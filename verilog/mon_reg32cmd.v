==> flow/design.v <==
module mon_reg32cmd #(parameter REG_ADDR = 8'b0 ) (
					  output wire [31:0] flags_rstb,
					  output wire shiftOut,
					  input wire bclk,
					  input wire [31:0] dataIn,
					  input wire [7:0] addrIn,
					  input wire latchIn,
					  input wire rstb
					  ); 
   assign shiftOut = 1'b0;
   wire [5:0] flags;
   assign flags[0] = (latchIn == 1'b1) && (addrIn == REG_ADDR) && 
		     (dataIn & 32'h01);
   assign flags[1] = (latchIn == 1'b1) && (addrIn == REG_ADDR) && 
		     (dataIn & 32'h02);
   assign flags[2] = (latchIn == 1'b1) && (addrIn == REG_ADDR) && 
		     (dataIn & 32'h04);
   assign flags[3] = (latchIn == 1'b1) && (addrIn == REG_ADDR) &&
 		     (dataIn & 32'h08);
   assign flags[4] = (latchIn == 1'b1) && (addrIn == REG_ADDR) && 
		     (dataIn & 32'h10);
   assign flags[5] = (latchIn == 1'b1) && (addrIn == REG_ADDR) && 
		     (dataIn & 32'h20);
   assign flags_rstb[31:6] = 26'b0;
   reg [5:0]  flags_b;
   genvar     i;
   generate
      for (i=0; i<6; i=i+1 ) begin
	 always @( posedge bclk, negedge rstb )
	   if ( rstb == 1'b0 )
	     flags_b[i] <= 1'b0;
	   else
	     begin
		if ( flags[i] == 1'b1 )
		  flags_b[i] <= 1'b0;
		else
		  flags_b[i] <= 1'b1;
	     end
      end
   endgenerate
   generate
      for (i=0; i<6; i=i+1 )
	 assign flags_rstb[i] = flags_b[i];
   endgenerate
endmodule  
**Reports on mon_reg32cmd**

Tool output for the design above, in the order of the flow.
Line numbers count from 1 in the design file above.
Library cell names are shortened.
The mark n/a stands for no value.

- Top: mon_reg32cmd
- Clock: bclk
- Cell library: sky130hd
- Library corner: tt_025C_1v80

**Word-level counts**

Yosys after proc, flatten, opt, wreduce and memory -nomap, before mapping. Enables and synchronous resets that opt folds into registers are not counted as muxes. Memory bits, and registers merged into a memory's read port (data or address), are not among the register bits. Print and check cells are not counted. Equal cells are merged and count once.

- Register bits after elaboration: 6
- Word-level cells: 20

- Mux-type cells: 6
- Reductions and logical operators: 8

Operators with widths:

| kind | number |
|---|---|
| logical AND 1 x 32 -> 1 bit | 6 |
| zero test 8 bit | 1 |
| two-way mux 1 bit | 6 |
| logical AND 1 bit | 1 |

**Depth**

Yosys ltp: most cells in a row. Word level: on the elaborated netlist, between registers, memories and ports. Mapped: between sequential cells and ports; inverters and the memories' decode and read muxes count.

- Depth in word-level cells: 4
- ABC_AREA: 0
- Gate-level depth with buffers: 2
- Mapped depth without buffers: 2

**Netlist**

Yosys stat after the flow's synthesis: flattened, memories mapped to cells. It holds for the ABC_AREA given above (unset counts as 0); a run with the other value may have another netlist.
The area totals of this step are shown rounded.

Cell types:

| cell type | number |
|---|---|
| buf_4 | 27 |
| dfrtp_1 | 6 |
| nor4b_1 | 6 |
| nand3_1 | 6 |
| nor4b_4 | 1 |
| conb_1 | 1 |
| nor2_1 | 1 |

- Flip-flop cells: 6
- Cell area after synthesis: 466.7 um2
- Mapped cells: 48
- Buffer cells: 27

**Path before layout**

Path of least setup slack by OpenSTA after synthesis, without wires, with an ideal clock, recovery checks aside; 20% of the period is set as input and as output delay. Where synthesis merged equal registers, the netlist keeps one of their names.

- Path kind: input-to-reg
- From: input port addrIn[6]
- To: register flags_b[0]
- External input delay: 214 ps
- Stages on the path: 2
- Data arrival time: 666 ps
- Path buffers: 0
- Clock period: 1,070 ps
- Data required time: 930 ps
- Slack: 264 ps
- Path delay: 592 ps
- Setup time: 140 ps
- Synthesis period reached: 806 ps

"path delay" = arrival - input delay + setup time.
"stages on the path": output pins that drive a net of the path, with the launching flip-flop's if there is one; two outputs of one cell count as two.
"synthesis period reached" = period - worst setup slack (recovery checks aside). The figure is calculated, with input and output delays left at 20% of the set period.
Between the ends stands the longest chain of elaborated cells between them, by number of cells; it is not shown to be the way that was timed. Of several equally long chains one is given.
A line is the first line of the expression or statement that the cell stems from. Yosys adds cells for indexed reads and writes and turns some case tables into memories.
A register here has more assigning lines than the two given.

- Cells stage by stage: nor4b_4 -> nand3_1
- Cells in the longest elaborated chain: 4
- Elaborated cells on any way between the ends: 4
- Classes of those cells: 1 x mux; 3 x reduce/logical

Ends and longest elaborated chain, after synthesis:

| element | RTL line | RTL |
|---|---|---|
| start, declared | 6 | `input wire [7:0] addrIn,` |
| zero test 8 bit | 12 | `assign flags[0] = (latchIn == 1'b1) && (addrIn == REG_ADDR) &&` |
| logical AND 1 bit | 12 |  |
| logical AND 1 x 32 -> 1 bit | 12 |  |
| two-way mux 1 bit | 34 | `if ( flags[i] == 1'b1 )` |
| end, assigned | 31 | `flags_b[i] <= 1'b0;` |
| end, assigned | 35 | `flags_b[i] <= 1'b0;` |
| end, declared | 25 | `reg [5:0]  flags_b;` |

**Path in the finished layout**

Path of least setup slack in the final report of record 2 (OpenROAD, finished layout, wires in). Where an end is a register, its clock arrival counts in the times.
The path's times are printed in steps of 10 ps; the period is the one set.

- Path kind: input-to-reg
- From: input port addrIn[6]
- To: register flags_b[4]
- Clock period: 1,230 ps
- Stages on the path: 3
- Slack: 70 ps
- Data required time: 1,310 ps
- External input delay: 250 ps
- Setup time: 140 ps
- Data arrival time: 1,240 ps
- Path buffers: 1

Between the ends stands the longest chain of elaborated cells between them, by number of cells; it is not shown to be the way that was timed. Of several equally long chains one is given.
A register here has more assigning lines than the two given.

- Cells stage by stage: clkdlybuf4s50_1 -> nor4b_4 -> nand3_1
- Cells in the longest elaborated chain: 4
- Elaborated cells on any way between the ends: 4
- Classes of those cells: 1 x mux; 3 x reduce/logical

Ends and longest elaborated chain, after layout:

| element | RTL line | RTL |
|---|---|---|
| start, declared | 6 | `input wire [7:0] addrIn,` |
| zero test 8 bit | 20 | `assign flags[4] = (latchIn == 1'b1) && (addrIn == REG_ADDR) &&` |
| logical AND 1 bit | 20 |  |
| logical AND 1 x 32 -> 1 bit | 20 |  |
| two-way mux 1 bit | 34 | `if ( flags[i] == 1'b1 )` |
| end, assigned | 31 | `flags_b[i] <= 1'b0;` |
| end, assigned | 35 | `flags_b[i] <= 1'b0;` |
| end, declared | 25 | `reg [5:0]  flags_b;` |

Module mon_reg32cmd, platform sky130hd: 2 stored runs of the flow (Yosys, OpenROAD) with differing settings, in no particular order. Input and output delays are each 20% of the period that was set; the output load is 0.01 pF.
"achieved period" = clock period - worst setup slack. The figure is calculated, with input and output delays left at 20% of the set period.
"allowed time less slack (worst setup path)" = time allowed to the worst setup path (clock period - input delay - output delay, where it has them) - its slack; a late launch clock adds to it, a late capture clock takes from it.
"total design power" rests on the timing tool's default activity at the inputs, not on a simulated workload.
"allowed time less slack (worst setup path)" is known to 10 ps.
Values from the reports are rounded here.

### Record 1

Settings: `period_ns=0.719`, `CORE_UTILIZATION=67`, `PLACE_DENSITY=0.8`, `CORE_MARGIN=10`, `CELL_PAD_IN_SITES_GLOBAL_PLACEMENT=2`, `CELL_PAD_IN_SITES_DETAIL_PLACEMENT=0`, `ABC_AREA=0`, `GPL_ROUTABILITY_DRIVEN=1`, `CTS_CLUSTER_DIAMETER=49`, `CAP_MARGIN=20`, `SLEW_MARGIN=20`

Incomplete, floorplanning halted on PDN-0185.

### Record 2

Settings: `period_ns=1.23`, `CORE_UTILIZATION=48`, `SETUP_SLACK_MARGIN=-0.07`, `PLACE_DENSITY=0.71`, `CORE_ASPECT_RATIO=1.05`, `CORE_MARGIN=9`, `TNS_END_PERCENT=90`, `CTS_CLUSTER_SIZE=98`, `SLEW_MARGIN=15`, `MIN_ROUTING_LAYER=met2`, `MAX_ROUTING_LAYER=met4`, `CAP_MARGIN=20`

- Worst setup slack after layout: 66 ps
- Area of the die: 2,419 um2
- Achieved period: 1,164 ps
- Allowed time less slack (worst setup path): 920 ps
- Critical path kind: input-to-reg
- Total design power: 450.2 µW
- Synthesis area: 466.7 um2
- Standard-cell area after routing: 613.1 um2
- Total negative setup slack: 0 ps
