==> flow/design.v <==
`default_nettype none
`timescale 1ns/1ps
module mon_reg32ro #(parameter REG_ADDR = 8'b0 ) (
					  output wire shiftOut,
					  input wire bclk,
					  input wire [31:0] dataIn,
					  input wire [7:0] addrIn,
					  input wire latchOut,
					  input wire shiftEn,
					  input wire rstb
					  ); 
   reg [31:0] shifter;   
   assign shiftOut = shifter[31];
   always @( posedge bclk, negedge rstb )
     if ( rstb == 1'b0 )
       shifter <= 32'h0;
     else if ( (latchOut == 1'b1) && (addrIn == REG_ADDR) )
       shifter <= dataIn;
     else if ( shiftEn == 1'b1 )
       shifter <= {shifter[30:0], 1'b0};
endmodule  
# [Tool chain data of mon_reg32ro]
# Tool output for the design above, in the order of the flow.
# Lines are those of the file above, counted from 1.
# Cell names lack the library's common part.
# A cell with -- has no value.
[design] top_module="mon_reg32ro" clk_port="bclk" cell_library="sky130hd" lib_corner="tt_025C_1v80"

# [Word-level counts]
# Source: Yosys, flattened and elaborated, memories not mapped. Widths are those after wreduce. Registers that Yosys merges into a memory's read port (data or address) are not register bits. Print and check cells do not count. Equal cells are merged and count once.
[op_classes] muxes=2 reduce_logical=3
[ops] cell="32-bit two-way mux" count=2
[ops] cell="8-bit zero test" count=1
[ops] cell="2-bit nonzero test" count=1
[ops] cell="1-bit logical AND" count=1
[word_totals] register_bits=32 in_bits=44 output_inout_bits=1 word_cells=6

# [Longest topological paths]
# Longest topological path by Yosys (ltp), each cell counted once; first at word level (registers and memories cut), then after technology mapping (sequential cells cut; the memories' decode and read muxes count).
[logic_depth] word_depth=3 ABC_AREA=0 mapped_depth=4 ltp_nobuf=3

# [Synthesis result]
# Yosys stat after the flow's synthesis: flattened, memories mapped to cells. It holds for the ABC_AREA given above (unset counts as 0); a run with the other value may have another netlist.
# Totals and module areas in this step are rounded.
[by_type] cell="dfrtp_1" count=32 area_total_um2=800.768
[by_type] cell="mux2_4" count=30 area_total_um2=450.432
[by_type] cell="mux2_2" count=28 area_total_um2=315.302
[by_type] cell="mux2_1" count=5 area_total_um2=56.304
[by_type] cell="buf_6" count=3 area_total_um2=33.782
[by_type] cell="nor4b_4" count=1 area_total_um2=23.773
[by_type] cell="nand3_4" count=1 area_total_um2=17.517
[by_type] cell="buf_2" count=3 area_total_um2=15.014
[by_type] cell="nor3_2" count=1 area_total_um2=10.01
[by_type] cell="nor2b_1" count=1 area_total_um2=6.256
[by_type] cell="clkbuf_1" count=1 area_total_um2=3.754
[by_type] cell="nor2_1" count=1 area_total_um2=3.754
[mapped] cells=107 area_um2=1740 seq_area_um2=801 ff_cells=32 buf_cells=7

# [Path before layout]
# Path of least setup slack by OpenSTA after synthesis, without wires, with an ideal clock, recovery checks aside; 20% of the period is set as input and as output delay. Where synthesis merged equal registers, the netlist keeps one of their names.
[synth_path] path_type="input port to flip-flop" start="in shiftEn" end="reg shifter[29]" period_ns=2.1 input_delay_ns=0.420 setup_ns=0.125 launch_ns=0.420 arrival_ns=1.387 required_time_ns=1.975 setup_slack_ns=0.588 delay_ns=1.092 driving_pins=4 synth_period_reached_ns=1.512
# "delay_ns" = arrival - input delay + setup time.
# "driving_pins" counts driving pins, that of a launching flip-flop among them; a cell with two outputs on the path counts twice.
# "synth_period_reached_ns" = period - worst setup slack (recovery checks aside). The figure is calculated, with input and output delays left at 20% of the set period.
# The rows between start and end are the longest chain of elaborated cells between them; the timing report does not say that the signal goes this way. Where chains are equally long, one stands for them.
# Each line given opens the expression or statement behind the cell; cells for indexed reads and writes are added by Yosys, which also makes memories of some case tables.
# At most two assigning lines are given for a register; there are more.
[synth_via] cell_sequence="clkbuf_1 buf_2 mux2_2 mux2_4" elab_chain_cells=2 cone_cells=3 lines_between=2 classes_between="2 x mux; 1 x reduce/logical"
[synth_lines] element="start, declared" line_no=9 text="input wire shiftEn,"
[synth_lines] element="32-bit two-way mux" line_no=19 text="else if ( shiftEn == 1'b1 )"
[synth_lines] element="32-bit two-way mux" line_no=17 text="else if ( (latchOut == 1'b1) && (addrIn == REG_ADDR) )"
[synth_lines] element="end, assigned" line_no=18 text="shifter <= dataIn;"
[synth_lines] element="end, assigned" line_no=20 text="shifter <= {shifter[30:0], 1'b0};"
[synth_lines] element="end, declared" line_no=12 text="reg [31:0] shifter;"

# [Timing after layout]
# Path of least setup slack in the final report of run 1 (OpenROAD, finished layout, wires in). Where an end is a register, its clock arrival counts in the times.
[layout_path] path_type="input port to flip-flop" start="in addrIn[4]" end="reg shifter[1]" period_ns=2.44 input_delay_ns=0.49 setup_ns=0.11 launch_ns=0.49 arrival_ns=1.91 required_time_ns=2.60 setup_slack_ns=0.69 driving_pins=5
# The rows between start and end are the longest chain of elaborated cells between them; the timing report does not say that the signal goes this way. Where chains are equally long, one stands for them.
# At most two assigning lines are given for a register; there are more.
[layout_via] cell_sequence="clkdlybuf4s50_1 nor4b_4 nand3_4 buf_12 mux2_4" elab_chain_cells=3 cone_cells=4 lines_between=1 classes_between="1 x mux; 3 x reduce/logical"
[layout_lines] element="start, declared" line_no=7 text="input wire [7:0] addrIn,"
[layout_lines] element="8-bit zero test" line_no=17 text="else if ( (latchOut == 1'b1) && (addrIn == REG_ADDR) )"
[layout_lines] element="1-bit logical AND" line_no=17
[layout_lines] element="32-bit two-way mux" line_no=17
[layout_lines] element="end, assigned" line_no=18 text="shifter <= dataIn;"
[layout_lines] element="end, assigned" line_no=20 text="shifter <= {shifter[30:0], 1'b0};"
[layout_lines] element="end, declared" line_no=12 text="reg [31:0] shifter;"

Appendix: measured runs

Record of 2 stored runs of the RTL-to-layout flow on mon_reg32ro, platform sky130hd. The runs are unordered. Constraints: input delay and output delay 20% of the set period each, output load 0.01 pF.
"achieved_clock_period_ns": clock period set for the run, less the worst setup slack. It is reckoned from that one timing run; input and output delays stay at 20% of the period that was set.
"worst_path_ns": the worst setup path's part of the clock period (all of it between registers, 20% less for each end at a port) less its slack. A launch clock that arrives late makes it longer, a capture clock that arrives late makes it shorter.
"power.total_mw" rests on the timing tool's default activity at the inputs, not on a simulated workload.
Values from the reports are rounded here.

[flow] run 1: files
==> flow/run.sh <==
#!/bin/bash
# the make line also repeats the synthesis and layout settings of config.mk as NAME=value (left out here)
make -C /OpenROAD-flow-scripts/flow DESIGN_CONFIG=/design/flow/config.mk WORK_HOME=/design/flow/orfs CLKGATE_MAP_FILE= finish
==> flow/config.mk <==
export PLATFORM = sky130hd
export DESIGN_NAME = mon_reg32ro
export DESIGN_NICKNAME = mon_reg32ro
export VERILOG_FILES = /design/flow/design.v
export SDC_FILE = /design/flow/constraint.sdc
export NUM_CORES = 4
export LEC_CHECK = 0
export CAP_MARGIN = 5
export CELL_PAD_IN_SITES_DETAIL_PLACEMENT = 2
export CORE_MARGIN = 2
export CORE_UTILIZATION = 25
export CTS_CLUSTER_DIAMETER = 288
export CTS_CLUSTER_SIZE = 70
export GPL_ROUTABILITY_DRIVEN = 0
export GPL_TIMING_DRIVEN = 1
export SLEW_MARGIN = 20
==> flow/constraint.sdc <==
create_clock -name core_clock -period 2.44 [get_ports {bclk}]
set_input_delay 0.4880 -clock core_clock [delete_from_list [all_inputs] [get_ports {bclk}]]
set_output_delay 0.4880 -clock core_clock [all_outputs]
set_load 0.01 [all_outputs]

[flow] run 1: metrics
[metrics] worst_path_ns = 1.26
[metrics] worstPathKind = input port to flip-flop
[metrics] worstSetupSlack_ns = 0.690
[metrics] synth_chip_area_um2 = 1740
[metrics] achieved_clock_period_ns = 1.750
[metrics] power.total_mw = 1.23
[metrics] timing.setup.tns_ns = 0.000
[metrics] total_die_area_um2 = 7630
[metrics] final_stdcell_area_um2 = 2360

[flow] run 2: files
==> flow/run.sh <==
#!/bin/bash
# the make line also repeats the synthesis and layout settings of config.mk as NAME=value (left out here)
make -C /OpenROAD-flow-scripts/flow DESIGN_CONFIG=/design/flow/config.mk WORK_HOME=/design/flow/orfs CLKGATE_MAP_FILE= finish
==> flow/config.mk <==
export PLATFORM = sky130hd
export DESIGN_NAME = mon_reg32ro
export DESIGN_NICKNAME = mon_reg32ro
export VERILOG_FILES = /design/flow/design.v
export SDC_FILE = /design/flow/constraint.sdc
export NUM_CORES = 4
export LEC_CHECK = 0
export ABC_AREA = 1
export CAP_MARGIN = 40
export CORE_ASPECT_RATIO = 0.82
export CORE_MARGIN = 3
export CORE_UTILIZATION = 61
export CTS_CLUSTER_DIAMETER = 371
export HOLD_SLACK_MARGIN = -0.09
export MAX_ROUTING_LAYER = met5
export MIN_ROUTING_LAYER = met2
export SETUP_SLACK_MARGIN = -0.11
export SLEW_MARGIN = 20
==> flow/constraint.sdc <==
create_clock -name core_clock -period 1.69 [get_ports {bclk}]
set_input_delay 0.3380 -clock core_clock [delete_from_list [all_inputs] [get_ports {bclk}]]
set_output_delay 0.3380 -clock core_clock [all_outputs]
set_load 0.01 [all_outputs]

[flow] run 2: metrics
[metrics] worst_path_ns = 1.22
[metrics] worstPathKind = input port to flip-flop
[metrics] worstSetupSlack_ns = 0.132
[metrics] synth_chip_area_um2 = 2180
[metrics] achieved_clock_period_ns = 1.558
[metrics] power.total_mw = 1.97
[metrics] timing.setup.tns_ns = 0.000
[metrics] total_die_area_um2 = 4330
[metrics] final_stdcell_area_um2 = 2770
